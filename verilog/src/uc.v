==> flow/design.v <==
`timescale 1ns / 1ps
module uc(
        clk,
        rst,
        ri,
        ind,
        regs_addr,
        regs_oe,
        regs_we,
        alu_oe,
        alu_carry,
        alu_opcode,
        ram_oe,
        ram_we,
        io_oe,
        io_we,
        cp_oe,
        cp_we,
        ind_sel,
        ind_oe,
        ind_we,
        am_oe,
        am_we,
        aie_oe,
        aie_we,
        t1_oe,
        t1_we,
        t2_oe,
        t2_we,
        ri_oe,
        ri_we,
        disp_state
    );
parameter word_width =          16;
parameter state_width =         16;
input                           clk;
input                           rst;
input [word_width-1 : 0]        ri;
input [word_width-1 : 0]        ind;
output reg                      alu_oe;
output reg                      alu_carry;
output reg[3 : 0]               alu_opcode;
output reg                      ram_oe;
output reg                      ram_we;
output reg                      io_oe;
output reg                      io_we;
output reg[2 : 0]               regs_addr;
output reg                      regs_oe;
output reg                      regs_we;
output reg                      cp_oe;
output reg                      cp_we;
output reg                      ind_sel;         
output reg                      ind_oe;
output reg                      ind_we;
output reg                      am_oe;
output reg                      am_we;
output reg                      aie_oe;
output reg                      aie_we;
output reg                      t1_oe;
output reg                      t1_we;
output reg                      t2_oe;
output reg                      t2_we;
output reg                      ri_oe;           
output reg                      ri_we;
output[state_width-1 : 0]       disp_state;
wire [0:6]                      cop;
wire                            d;
wire [0:1]                      mod;
wire [0:2]                      rg;
wire [0:2]                      rm;
assign cop  = {ri[0], ri[1], ri[2], ri[3], ri[4], ri[5], ri[6]};
assign d    = {ri[7]};
assign mod  = {ri[8], ri[9]};
assign rg   = {ri[10], ri[11], ri[12]};
assign rm   = {ri[13], ri[14], ri[15]};
reg [state_width-1 : 0] state = 'h00, state_next;
reg [state_width-1 : 0] decoded_src, decoded_src_next;       
reg [state_width-1 : 0] decoded_dst, decoded_dst_next;       
reg [state_width-1 : 0] decoded_exec, decoded_exec_next;     
reg [state_width-1 : 0] decoded_store, decoded_store_next;   
reg decoded_d, decoded_d_next;                               
always @(posedge clk) begin
    state <= 'h00;
    if(!rst) begin
        state <= state_next;
        if(state == 'h20) begin
            decoded_src <= decoded_src_next;
            decoded_dst <= decoded_dst_next;
            decoded_exec <= decoded_exec_next;
            decoded_store <= decoded_store_next;
            decoded_d <= decoded_d_next;
        end
    end
end
always @(*) begin
    state_next = 'h00;
    decoded_src_next = 'h00;
    decoded_dst_next = 'h00;
    decoded_exec_next = 'h00;
    decoded_store_next = 'h00;
    decoded_d_next = 0;
    alu_oe = 0;
    alu_carry = 0;
    alu_opcode = 0;
    ram_oe = 0;
    ram_we = 0;
    io_oe = 0;
    io_we = 0;
    regs_addr = 0;
    regs_oe = 0;
    regs_we = 0;
    cp_oe = 0;
    cp_we = 0;
    ind_sel = 0;
    ind_oe = 0;
    ind_we = 0;
    am_oe = 0;
    am_we = 0;
    aie_oe = 0;
    aie_we = 0;
    t1_oe = 0;
    t1_we = 0;
    t2_oe = 0;
    t2_we = 0;
    ri_oe = 0;
    ri_we = 0;
    case(state)
        'h00: begin
            state_next = 'h10;
        end
        'h10: begin
            cp_oe = 1;
            am_we = 1;
            state_next = 'h10 + 1;
        end
        'h10 + 'd1: begin
            am_oe = 1;
            state_next = 'h10 + 2;
        end
        'h10 + 'd2: begin
            ram_oe = 1;
            ri_we = 1;
            state_next = 'h20;
        end
        'h20: begin
            if(cop[0:3] == 4'b0001) begin            
                decoded_d_next      = 0;
                decoded_dst_next    = mod == 2'b11 ? 'h50 : 'h54;
                decoded_src_next    = decoded_dst_next;
                decoded_exec_next   = 'h60;
                decoded_store_next  = mod == 2'b11 ? 'h70 : 'h74;
            end
            else if(cop[0:2] == 3'b010) begin        
                decoded_d_next      = d;
                decoded_dst_next    = (mod == 2'b11) || (d == 1) ? 'h50 : 'h54;
                decoded_src_next    = (mod == 2'b11) || (d == 0) ? 'h40 : 'h44;
                decoded_exec_next   = 'h64;
                decoded_store_next  = !cop[3] ? 'h80 : ((mod == 2'b11) || (d == 1) ? 'h70 : 'h74);
            end
            case(mod)
                2'b00: begin
                    state_next = rm[0] ? 'h34 : 'h30;
                end
                2'b11: begin
                    state_next = decoded_src_next;
                end
            endcase
        end
        'h30: begin
            regs_addr = rm[1] ? 7 : 6;
            regs_oe = 1;
            t1_we = 1;
            state_next = 'h30 + 1;
        end
        'h30 + 'd1: begin
            regs_addr = rm[2] ? 5 : 4;
            regs_oe = 1;
            t2_we = 1;
            state_next = 'h30 + 2;
        end
        'h30 + 'd2: begin
            t1_oe = 1;
            t2_oe = 1;
            alu_carry = 0;
            alu_opcode = 0;
            alu_oe = 1;
            if(decoded_d)
                t2_we = 1;
            else
                t1_we = 1;
            state_next = decoded_src;
        end
        'h34: begin
            regs_addr = rm;
            regs_oe = 1;
            if(decoded_d)
                t2_we = 1;
            else
                t1_we = 1;
            state_next = decoded_src;
        end
        'h40: begin
            regs_addr = decoded_d ? rm : rg;
            regs_oe = 1;
            t2_we = 1;
            state_next = decoded_dst;
        end
        'h44: begin
            t1_oe = 0;
            t2_oe = 1;
            alu_opcode = 5;
            alu_oe = 1;
            am_we = 1;
            state_next = 'h44 + 1;
        end
        'h44 + 'd1: begin
            am_oe = 1;
            state_next = 'h44 + 2;
        end
        'h44 + 'd2: begin
            ram_oe = 1;
            t2_we = 1;
            state_next = decoded_dst;
        end
        'h50: begin
            regs_addr = decoded_d ? rg : rm;
            regs_oe = 1;
            t1_we = 1;
            state_next = decoded_exec;
        end
        'h54: begin
            t1_oe = 1;
            t2_oe = 0;
            alu_opcode = 5;
            alu_oe = 1;
            am_we = 1;
            state_next = 'h54 + 1;
        end
        'h54 + 'd1: begin
            am_oe = 1;
            state_next = 'h54 + 2;
        end
        'h54 + 'd2: begin
            ram_oe = 1;
            t1_we = 1;
            state_next = decoded_exec;
        end
        'h60: begin
            t1_oe = 1;
            case(cop[4:6])
                3'b000: begin                                
                    alu_carry = 1;
                    alu_opcode = 0;
                end
                3'b001: begin                                
                    alu_carry = 1;
                    alu_opcode = 1;
                end
                3'b010: begin                                
                    alu_carry = 0;
                    alu_opcode = 2;
                end
                3'b011: begin                                
                    alu_opcode = 3;
                end
                3'b100: alu_opcode = 7;                   
                3'b101: alu_opcode = 8;                   
                3'b110: alu_opcode = 9;                   
            endcase
            alu_oe = 1;
            t1_we = 1;
            ind_sel = 1;
            ind_we = 1;
            state_next = decoded_store;
        end
        'h64: begin
            t1_oe = 1;
            t2_oe = 1;
            case(cop[4:6])
                3'b000: begin                                
                    alu_carry = 0;
                    alu_opcode = 0;
                end
                3'b001: begin                                
                    alu_carry = ind[0];
                    alu_opcode = 0;
                end
                3'b010: begin                                
                    alu_carry = 0;
                    alu_opcode = 1;
                end
                3'b011: begin                                
                    alu_carry = ind[0];
                    alu_opcode = 1;
                end
                3'b100: alu_opcode = 4;                   
                3'b101: alu_opcode = 5;                    
                3'b110: alu_opcode = 6;                   
            endcase
            alu_oe = 1;
            t1_we = 1;
            ind_sel = 1;
            ind_we = 1;
            state_next = decoded_store;
        end
        'h70: begin
            t1_oe = 1;
            t2_oe = 0;
            alu_opcode = 5;
            alu_oe = 1;
            regs_addr = decoded_d ? rg : rm;
            regs_we = 1;
            state_next = 'h80;
        end
        'h74: begin
            t1_oe = 1;
            t2_oe = 0;
            alu_opcode = 5;
            alu_oe = 1;
            am_oe = 1;
            ram_we = 1;
            state_next = 'h74 + 1;
        end
        'h74 + 'd1: begin
            state_next = 'h80;
        end
        'h80: begin
            cp_oe = 1;
            t1_we = 1;
            state_next = 'h80 + 1;
        end
        'h80 + 'd1: begin
            t1_oe = 1;
            cp_we = 1;
            alu_oe = 1;
            alu_carry = 1;
            alu_opcode = 0;
            state_next = 'h10;
        end
        default: ;
    endcase
end
assign disp_state = state;
endmodule
---- From RTL to reports: uc ----
Tool output for the design above, in the order of the flow.
Line numbers count from 1 in the design file above.
Not given: n/a
design
  top module .............................. uc
  clock port .............................. clk
  cell library ............................ sky130hd
  corner .................................. tt_025C_1v80

---- Elaborated design ----
Yosys after proc, flatten, opt, wreduce and memory -nomap, before mapping. Enables and synchronous resets that opt folds into registers are not counted as muxes. Memory bits, and registers merged into a memory's read port (data or address), are not among the register bits. Print and check cells are not counted.
cells by class
  eq/ne operators ......................... 32
  reduce/logical cells .................... 28
  divide/modulo/power cells ............... 0
  $add $sub $neg .......................... 0
  magnitude comparators ................... 0
  multipliers ............................. 0
  bitwise gates (word level) .............. 3
  shift-type cells ........................ 0
  multiplexer cells ....................... 44
operators by type and width
  kind                                                   number
  case mux 16 bit (select 18 bit)                        1
  equality test 16 x 7 -> 1 bit (second input constant)  13
  equality test 16 x 6 -> 1 bit (second input constant)  5
  equality test 16 x 5 -> 1 bit (second input constant)  3
  2-to-1 mux 7 bit                                       5
  equality test 16 x 8 -> 1 bit (second input constant)  2
  case mux 16 bit (select 2 bit)                         1
  OR reduction 2 bit                                     12
  case mux 4 bit (select 6 bit)                          1
  2-to-1 mux 8 bit                                       3
  2-to-1 mux 3 bit                                       8
  2-to-1 mux 1 bit                                       19
  logical NOT 16 bit                                     1
  case mux 3 bit (select 5 bit)                          1
  OR reduction 3 bit                                     4
  case mux 4 bit (select 3 bit)                          1
  case mux 3 bit (select 4 bit)                          1
  equality test 3 x 2 -> 1 bit (second input constant)   3
  equality test 3 bit (second input constant)            3
  OR reduction 4 bit                                     2
  OR reduction 8 bit                                     1
  OR reduction 7 bit                                     1
  OR reduction 6 bit                                     1
  OR reduction 5 bit                                     1
  equality test 4 x 1 -> 1 bit (second input constant)   1
  case mux 1 bit (select 2 bit)                          2
  NOT 1 bit                                              3
  equality test 3 x 1 -> 1 bit (second input constant)   1
Other operator kinds: 6; their cells: 7.
storage and ports
  output and inout port bits .............. 46
  register bits ........................... 81
  latch bits .............................. 0
  clocked read ports x word width ......... 0
  memories kept ........................... 0
  ROM bits ................................ 0
  bits in writable memories ............... 0

---- Longest topological paths ----
Depth = most cells in a row (Yosys ltp): at word level without a register or memory, in the mapped netlist without a sequential cell, where the memories' decode and read muxes count.
depth
  word-level depth ........................ 7
  ABC_AREA ................................ 1
  mapped depth ............................ 12
  mapped depth without buffers ............ 11

---- Synthesis result ----
The flow's flattened synthesis, as Yosys stat reports it; memories are mapped. The netlist is that of the ABC_AREA named above (0 if unset); the other value can give another one.
mapped netlist
  standard cells after synthesis .......... 272
  sequential area ......................... 440.4 µm²
  synthesis area .......................... 1642.8 µm²
  flip-flop cells ......................... 17
cells by type
  type                        number  area in all (µm²)
  sky130_fd_sc_hd__edfxtp_1   10      300.288
  sky130_fd_sc_hd__nand2_1    75      281.52
  sky130_fd_sc_hd__inv_1      42      157.651
  sky130_fd_sc_hd__nor2_1     41      153.898
  sky130_fd_sc_hd__dfxtp_1    7       140.134
  sky130_fd_sc_hd__buf_4      17      127.622
  sky130_fd_sc_hd__nand3_1    18      90.086
  sky130_fd_sc_hd__o21ai_0    12      60.058
  sky130_fd_sc_hd__a21oi_1    10      50.048
  sky130_fd_sc_hd__ha_1       3       37.536
  sky130_fd_sc_hd__nand4_1    6       37.536
  sky130_fd_sc_hd__nor3_1     6       30.029
  sky130_fd_sc_hd__o211ai_1   4       30.029
  sky130_fd_sc_hd__o2111ai_1  3       26.275
  sky130_fd_sc_hd__nand2_2    3       18.768
  sky130_fd_sc_hd__nor2_2     3       18.768
  sky130_fd_sc_hd__a31oi_1    2       12.512
  sky130_fd_sc_hd__nand2_4    1       11.261
Other cell types: 9; their cells: 9.

---- Timing after synthesis ----
OpenSTA on the mapped netlist: ideal clock, no wires. The path of least setup slack (recovery checks aside). Input and output delay are each 20% of the period. Register names are those of the netlist, which keeps one name where synthesis merged equal registers.
path after synthesis
  path kind ............................... register to output
  start point ............................. register state[2]
  end point ............................... output port alu_opcode[0]
  stages on the path ...................... 9
  delay of the path ....................... 1.360 ns
  launch time at the first pin ............ 0.000 ns
  external output delay ................... 0.434 ns
  period .................................. 2.17 ns
  setup slack ............................. 0.376 ns
  path buffers ............................ 0
  arrival ................................. 1.360 ns
  period reached after synthesis .......... 1.794 ns
"delay of the path" is the arrival time less input delay plus setup time.
At an output port there is no setup time.
"stages on the path" counts driving pins, that of a launching flip-flop among them; a cell with two outputs on the path counts twice.
"period reached after synthesis" is the clock period less the worst setup slack; recovery checks do not enter. This is arithmetic on one report: input and output delays are still those of the set period (20% each).
Between the ends stands the longest chain of elaborated cells between them, by number of cells; it is not shown to be the way that was timed. Of several equally long chains one is given.
Each line given opens the expression or statement behind the cell; cells for indexed reads and writes are added by Yosys, which also makes memories of some case tables.
between the ends, after synthesis
  cell sequence ........................... sky130_fd_sc_hd__dfxtp_1 > sky130_fd_sc_hd__nand2_1 > sky130_fd_sc_hd__inv_1 > sky130_fd_sc_hd__nand2_1 > sky130_fd_sc_hd__nor2_1 > sky130_fd_sc_hd__inv_1 > sky130_fd_sc_hd__nand2_1 > sky130_fd_sc_hd__nor2_1 > sky130_fd_sc_hd__o211ai_1
  cells in the longest elaborated chain ... 3
ends and longest elaborated chain, after synthesis
  what                           RTL line  RTL
  start: declaration             76        reg [state_width-1 : 0] state = 'h00, state_next;
  start: assignment              83        state <= 'h00;
  start: assignment              85        state <= state_next;
  equality test 16 x 7 -> 1 bit  127       case(state)
  OR reduction 4 bit             n/a
  case mux 4 bit (select 3 bit)  127
  end: declaration               42        output reg[3 : 0]               alu_opcode;

---- Path in the finished layout ----
From the final timing report of record 1: the path of least setup slack in the routed layout; clock arrival at registers is part of the times.
path after layout
  path kind ............................... input to output
  start point ............................. input port ri[5]
  end point ............................... output port alu_opcode[2]
  external output delay ................... 0.41 ns
  launch time at the first pin ............ 0.41 ns
  path buffers ............................ 3
  arrival ................................. 1.75 ns
  period .................................. 2.04 ns
  stages on the path ...................... 6
  setup slack ............................. -0.12 ns
Between the ends stands the longest chain of elaborated cells between them, by number of cells; it is not shown to be the way that was timed. Of several equally long chains one is given.
between the ends, after layout
  cell sequence ........................... sky130_fd_sc_hd__clkdlybuf4s50_1 > sky130_fd_sc_hd__inv_1 > sky130_fd_sc_hd__buf_4 > sky130_fd_sc_hd__o211ai_1 > sky130_fd_sc_hd__nand3_1 > sky130_fd_sc_hd__dlygate4sd2_1
  cells in the longest elaborated chain ... 4
ends and longest elaborated chain, after layout
  what                           RTL line  RTL
  start: declaration             38        input [word_width-1 : 0]        ri;
  equality test 3 x 2 -> 1 bit   279       case(cop[4:6])
  OR reduction 2 bit             n/a
  case mux 3 bit (select 4 bit)  279
  case mux 4 bit (select 3 bit)  127       case(state)
  end: declaration               42        output reg[3 : 0]               alu_opcode;

Subject: flow runs of uc

Hi,

Measured results for uc: 2 stored runs of the Yosys and OpenROAD flow on sky130hd. The settings differ; the order carries no meaning. The constraints put input and output delay at 20% of the set period each and load the outputs with 0.01 pF.

Flow files of record 1
==> flow/run.sh <==
#!/bin/bash
# the make line also repeats the synthesis and layout settings of config.mk as NAME=value (left out here)
make -C /OpenROAD-flow-scripts/flow DESIGN_CONFIG=/design/flow/config.mk WORK_HOME=/design/flow/orfs CLKGATE_MAP_FILE= finish
==> flow/config.mk <==
export PLATFORM = sky130hd
export DESIGN_NAME = uc
export DESIGN_NICKNAME = uc
export VERILOG_FILES = /design/flow/design.v
export SDC_FILE = /design/flow/constraint.sdc
export NUM_CORES = 4
export LEC_CHECK = 0
export ABC_AREA = 1
export CAP_MARGIN = 35
export CORE_ASPECT_RATIO = 1.14
export CORE_MARGIN = 10
export CORE_UTILIZATION = 45
export CTS_CLUSTER_SIZE = 89
export MAX_ROUTING_LAYER = met4
export MIN_ROUTING_LAYER = met1
export PLACE_DENSITY_LB_ADDON = 0.11
export SETUP_SLACK_MARGIN = -0.18
export SLEW_MARGIN = 40
==> flow/constraint.sdc <==
create_clock -name core_clock -period 2.04 [get_ports {clk}]
set_input_delay 0.4080 -clock core_clock [delete_from_list [all_inputs] [get_ports {clk}]]
set_output_delay 0.4080 -clock core_clock [all_outputs]
set_load 0.01 [all_outputs]

report of record 1
yosys chip area after synthesis (um^2): 1642.8
finish__design__die__area: 6472.6
finish__design__instance__utilization: 0.7733
finish__timing__setup__ws: -0.122

Flow files of record 2
==> flow/run.sh <==
#!/bin/bash
# the make line also repeats the synthesis and layout settings of config.mk as NAME=value (left out here)
make -C /OpenROAD-flow-scripts/flow DESIGN_CONFIG=/design/flow/config.mk WORK_HOME=/design/flow/orfs CLKGATE_MAP_FILE= finish
==> flow/config.mk <==
export PLATFORM = sky130hd
export DESIGN_NAME = uc
export DESIGN_NICKNAME = uc
export VERILOG_FILES = /design/flow/design.v
export SDC_FILE = /design/flow/constraint.sdc
export NUM_CORES = 4
export LEC_CHECK = 0
export CAP_MARGIN = 15
export CORE_MARGIN = 8
export CORE_UTILIZATION = 25
export CTS_CLUSTER_DIAMETER = 245
export CTS_CLUSTER_SIZE = 48
export GPL_TIMING_DRIVEN = 0
export PLACE_DENSITY_LB_ADDON = 0.02
export SLEW_MARGIN = 20
export TNS_END_PERCENT = 45
==> flow/constraint.sdc <==
create_clock -name core_clock -period 1.75 [get_ports {clk}]
set_input_delay 0.3500 -clock core_clock [delete_from_list [all_inputs] [get_ports {clk}]]
set_output_delay 0.3500 -clock core_clock [all_outputs]
set_load 0.01 [all_outputs]

report of record 2
yosys chip area after synthesis (um^2): 1884.3
finish__design__die__area: 10570.9
finish__design__instance__utilization: 0.4787
finish__timing__setup__ws: -0.515

Regards
